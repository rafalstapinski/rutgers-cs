==> flow/design.v <==
module fifo( clk, srst, din, dout, wr_en, rd_en, empty, full);
input                 srst, clk, wr_en, rd_en;
input [7:0]           din;
output[7:0]           dout;
output                empty, full;
reg[7:0]              dout;
reg                   empty, full;
reg[8 :0]    fifo_counter;
reg[8 -1:0]  rd_ptr, wr_ptr;            
reg[7:0]              buf_mem[( 1<<8 ) -1 : 0];  
reg[31:0]             lfsr = 987654321;
reg[1:0]              shifted = 0;
reg[7:0]              delay = 2;
reg[7:0]              delay_cap = 7;
reg[7:0]              packet_size = 2;
reg[7:0]              packet_counter = 2;
reg[7:0]              multiplier = 1;
always @(fifo_counter) begin
   empty = (fifo_counter == 0);
   full = (fifo_counter == ( 1<<8 ));
end
always @(posedge clk or posedge srst) begin
  if (srst) begin
    fifo_counter <= 0;
  end else if( (!full && wr_en) && ( !empty && rd_en ) ) begin
    fifo_counter <= fifo_counter;
  end else if( !full && wr_en ) begin
    fifo_counter <= fifo_counter + 1;
  end else if( !empty && rd_en && delay == 0 ) begin
    fifo_counter <= fifo_counter - 1;
  end else begin
    fifo_counter <= fifo_counter;
  end
end
always @(posedge clk or posedge srst) begin
  if (srst) begin
    packet_size <= packet_size;
    lfsr <= lfsr;
    shifted <= 0;
    delay <= delay;
    dout <= 0;
  end else begin
    if( rd_en && !empty ) begin
      if (shifted == 1) begin
        packet_counter <= packet_counter;
        multiplier <= multiplier;
        lfsr[0] <= lfsr[1] ^ lfsr[13] ^ lfsr[0] ^ 1;
        shifted <= 0;
        delay <= delay;
        dout <= dout;
      end else begin
        lfsr <= lfsr;
        shifted <= shifted;
        delay <= delay;
        dout <= dout;
      end
      if (delay == 0) begin
        lfsr <= lfsr << 1;
        shifted <= 1;
        if (packet_counter == 0) begin
          packet_counter <= packet_size;
          multiplier <= 5;
        end else begin
          packet_counter <= packet_counter;
          multiplier <= multiplier;
        end
        packet_counter <= packet_counter - 1;
        delay <= lfsr & delay_cap * multiplier;
        dout <= buf_mem[rd_ptr];
      end else begin
        packet_counter <= packet_counter;
        multiplier <= multiplier;
        lfsr[31] <= lfsr[0];
        shifted <= 0;
        delay <= delay - 1;
        dout <= 0;
      end
    end else begin
      packet_counter <= packet_counter;
      multiplier <= multiplier;
      lfsr <= lfsr;
      shifted <= shifted;
      delay <= delay;
      dout <= 0;
    end
  end
end
always @(posedge clk) begin
  if( wr_en && !full ) begin
    buf_mem[ wr_ptr ] <= din;
  end else begin
    buf_mem[ wr_ptr ] <= buf_mem[ wr_ptr ];
  end
end
always @(posedge clk or posedge srst) begin
  if( srst ) begin
    wr_ptr <= 0;
    rd_ptr <= 0;
   end else begin
    if( !full && wr_en ) begin
      wr_ptr <= wr_ptr + 1;
    end else begin
      wr_ptr <= wr_ptr;
    end
    if( !empty && rd_en && delay == 0 ) begin
      rd_ptr <= rd_ptr + 1;
    end else begin
      rd_ptr <= rd_ptr;
    end
  end
end
endmodule
## Reports on fifo

What the tools print for fifo, step after step.
Line numbers count from 1 in the design file above.
Library cell names are shortened.
Not given: -

| design | value |
|---|---|
| design top | fifo |
| clock input | clk |
| cell library | sky130hd |
| corner | tt_025C_1v80 |

## Word level

Source: Yosys, flattened and elaborated, memories not mapped. Widths are those after wreduce. Registers that Yosys merges into a memory's read port (data or address) are not register bits. Print and check cells do not count. Equal cells are merged and count once.
Memory sizes are those after Yosys's memory passes, which may raise the word count (mostly to a power of two), join words into wider ones and drop unused or constant bits.

| word-level totals | value |
|---|---|
| memory cells | 1 |
| register bits | 83 |
| cells after elaboration | 57 |
| memory bits (writable) | 2048 |

Memory list:

| name | depth | width | read ports | wr ports | line | text |
|---|---|---|---|---|---|---|
| buf_mem | 256 | 8 | 1 | 1 | 10 | `reg[7:0]              buf_mem[( 1<<8 ) -1 : 0];` |

| cells by class | value |
|---|---|
| add/sub/neg operators | 6 |
| equality and inequality tests | 3 |
| bitwise logic cells | 7 |
| reduce/logical cells | 17 |
| multiplexer cells | 12 |
| multiply operators | 1 |

Operators by type and width:

| operator | number |
|---|---|
| 2-to-1 mux 8 bit | 6 |
| multiplier 3 x 3 -> 6 bit with constant A | 1 |
| 2-to-1 mux 9 bit | 2 |
| adder 8 x 1 -> 8 bit with constant B | 2 |
| subtractor 8 x 1 -> 8 bit with constant B | 2 |
| zero test 8 bit | 2 |
| adder 9 x 1 -> 9 bit with constant B | 1 |
| subtractor 9 x 1 -> 9 bit with constant B | 1 |
| == test 9 bit with constant B | 1 |
| zero test 9 bit | 1 |
| bitwise AND 8 x 6 -> 8 bit | 1 |
| AND reduction 2 bit | 3 |
| AND reduction 3 bit | 2 |
| logical AND 1 bit | 4 |
| nonzero test 2 bit | 2 |
| AND reduction 4 bit | 1 |
| 2-to-1 mux 1 bit | 4 |
| inverter 1 bit | 3 |
| bitwise XOR 1 bit | 2 |
| zero test 1 bit | 2 |
| == test 2 x 1 -> 1 bit with constant B | 1 |
| != test 1 bit with constant B | 1 |
| OR 1 bit | 1 |

## Logic depth

Yosys ltp: most cells in a row. Word level: on the elaborated netlist, between registers, memories and ports. Mapped: between sequential cells and ports; inverters and the memories' decode and read muxes count.

| logic depth | value |
|---|---|
| depth after elaboration | 6 |
| ABC_AREA | 0 |
| mapped depth | 13 |
| gate-level depth less buffers | 11 |

## Netlist

The flow's flattened synthesis, as Yosys stat reports it; memories are mapped. The netlist is that of the ABC_AREA named above (0 if unset); the other value can give another one.
The area totals of this step are shown rounded.

Cells by type:

| cell | number |
|---|---|
| edfxtp_1 | 2079 |
| mux4_2 | 311 |
| mux4_1 | 117 |
| mux2i_1 | 194 |
| nor2_1 | 325 |
| dfrtp_1 | 34 |
| mux2_2 | 59 |
| o22ai_1 | 86 |
| clkbuf_8 | 28 |
| buf_6 | 33 |
| buf_12 | 17 |
| a211oi_1 | 44 |
| nand2_1 | 87 |
| a21oi_1 | 61 |
| buf_2 | 57 |
| clkbuf_1 | 74 |
| o221ai_1 | 28 |
| a22oi_1 | 30 |

Other cell types: 66; their cells: 388.

| mapped netlist | value |
|---|---|
| mapped cells | 4052 |
| flip-flop cells | 2113 |
| buffer cells | 244 |
| synthesis area | 83600 sq um |

## Worst setup path after synthesis

OpenSTA on the mapped netlist: ideal clock, no wires. The path of least setup slack (recovery checks aside). Input and output delay are each 20% of the period. Register names are those of the netlist, which keeps one name where synthesis merged equal registers.

| timing path post-synthesis | value |
|---|---|
| path kind | register to register |
| start | reg fifo_counter[1] |
| end | reg fifo_counter[8] |
| required time | 3.511 ns |
| clock period | 3.59 ns |
| path slack | 0.635 ns |
| driving pins on the path | 13 |
| arrival time | 2.876 ns |
| path delay | 2.955 ns |
| period reached after synthesis | 2.955 ns |

"path delay" = arrival - input delay + setup time.
"driving pins on the path" counts driving pins, that of a launching flip-flop among them; a cell with two outputs on the path counts twice.
"period reached after synthesis" is the clock period less the worst setup slack; recovery checks do not enter. This is arithmetic on one report: input and output delays are still those of the set period (20% each).
Between the ends stands the longest chain of elaborated cells between them, by number of cells; it is not shown to be the way that was timed. Of several equally long chains one is given.
A line is the first line of the expression or statement that the cell stems from. Yosys adds cells for indexed reads and writes and turns some case tables into memories.
A register here has more assigning lines than the two given.

| on the way, post-synthesis | value |
|---|---|
| cells stage by stage | dfrtp_1 nor4_1 nand3_1 nand2_1 inv_1 buf_1 fa_1 o21ai_0 a21o_1 a21oi_1 o21ai_0 mux2i_1 xor2_1 |
| length of the longest elaborated chain | 6 |
| elaborated cells between the ends (all ways) | 15 |
| classes of those cells | 2 x add/sub; 1 x eq/ne; 2 x mux; 1 x logic; 9 x reduce/logical |

RTL lines, path post-synthesis:

| item | line | text |
|---|---|---|
| start: declaration | 8 | `reg[8 :0]    fifo_counter;` |
| start: assignment | 26 | `fifo_counter <= fifo_counter;` |
| start: assignment | 28 | `fifo_counter <= fifo_counter + 1;` |
| zero test 9 bit | 19 | `empty = (fifo_counter == 0);` |
| zero test 1 bit | 29 | `end else if( !empty && rd_en && delay == 0 ) begin` |
| logical AND 1 bit x2 | 29 |  |
| 2-to-1 mux 9 bit | 29 |  |
| 2-to-1 mux 9 bit | 27 | `end else if( !full && wr_en ) begin` |
| end: assignment | 26 |  |
| end: assignment | 28 |  |
| end: declaration | 8 |  |

## Worst path after layout

From the final timing report of record 2: the path of least setup slack in the routed layout; clock arrival at registers is part of the times.

| timing path post-layout | value |
|---|---|
| path kind | input to register |
| start | in wr_en |
| end | mem buf_mem[252][7] |
| external input delay | 1.32 ns |
| required time | 7.10 ns |
| driving pins on the path | 6 |
| arrival time | 5.29 ns |
| clock period | 6.59 ns |
| path slack | 1.81 ns |

Between the ends stands the longest chain of elaborated cells between them, by number of cells; it is not shown to be the way that was timed. Of several equally long chains one is given.
Only ways into the end's enable, where the timed path ends, are counted here.

| on the way, post-layout | value |
|---|---|
| cells stage by stage | clkdlybuf4s50_1 nand2_1 inv_1 nand4_1 buf_4 nor2_1 |
| length of the longest elaborated chain | 4 |
| elaborated cells between the ends (all ways) | 6 |
| classes of those cells | 1 x eq/ne; 2 x mux; 1 x logic; 2 x reduce/logical |

RTL lines, path post-layout:

| item | line | text |
|---|---|---|
| start: declaration | 2 | `input                 srst, clk, wr_en, rd_en;` |
| logical AND 1 bit | 89 | `if( wr_en && !full ) begin` |
| != test 1 bit | - |  |
| AND reduction 2 bit | - |  |
| OR 1 bit | - |  |
| end: declaration | 10 | `reg[7:0]              buf_mem[( 1<<8 ) -1 : 0];` |

--- measured runs ---
Stored flow runs of fifo (2 of them; Yosys, OpenROAD, sky130hd). They differ in their settings and are not a sequence. Constraints: input delay and output delay 20% of the set period each, output load 0.01 pF.
"period achieved" = clock period - worst setup slack. The figure is calculated, with input and output delays left at 20% of the set period.
"time used up by the worst setup path" is the time allowed to the run's worst setup path (the clock period less input and output delay, where it has them) less its slack. Clock arrival times count: a late capture clock shortens it, a late launch clock lengthens it.
"power consumption": no workload was simulated; the value follows from the tool's default switching activity.
Measured values are rounded.
Among the settings, - means not set for that run.
Among the results, - means that no value is shown for the run.

| setting or result | record 1 | record 2 |
|---|---|---|
| period_ns | 3.01 | 6.59 |
| CORE_UTILIZATION | 44 | 20 |
| PLACE_DENSITY | 0.9 | - |
| CORE_ASPECT_RATIO | 1.93 | 0.51 |
| TNS_END_PERCENT | 30 | - |
| GPL_ROUTABILITY_DRIVEN | 0 | - |
| CTS_CLUSTER_DIAMETER | 312 | - |
| CAP_MARGIN | 30 | 20 |
| MIN_ROUTING_LAYER | met2 | - |
| MAX_ROUTING_LAYER | met5 | met5 |
| CORE_MARGIN | 2 | 2 |
| SLEW_MARGIN | 20 | 20 |
| CELL_PAD_IN_SITES_DETAIL_PLACEMENT | - | 1 |
| CTS_CLUSTER_SIZE | - | 55 |
| final design utilization (%) | - | 23.0 |
| power consumption (W) | - | 0.027 |
| chip area after synthesis (Yosys) (sq um) | - | 83600 |
| period achieved (ns) | - | 4.785 |
| time used up by the worst setup path (ns) | - | 3.47 |
| worst setup path type | - | input to register |
| die size (sq um) | - | 423000 |
| setup TNS (ns) | - | 0.000 |
| lowest setup slack (ns) | - | 1.81 |
| final worst hold slack (ns) | - | 0.407 |

Record 1: no final report: routing broke off with GRT-0232
--- end ---
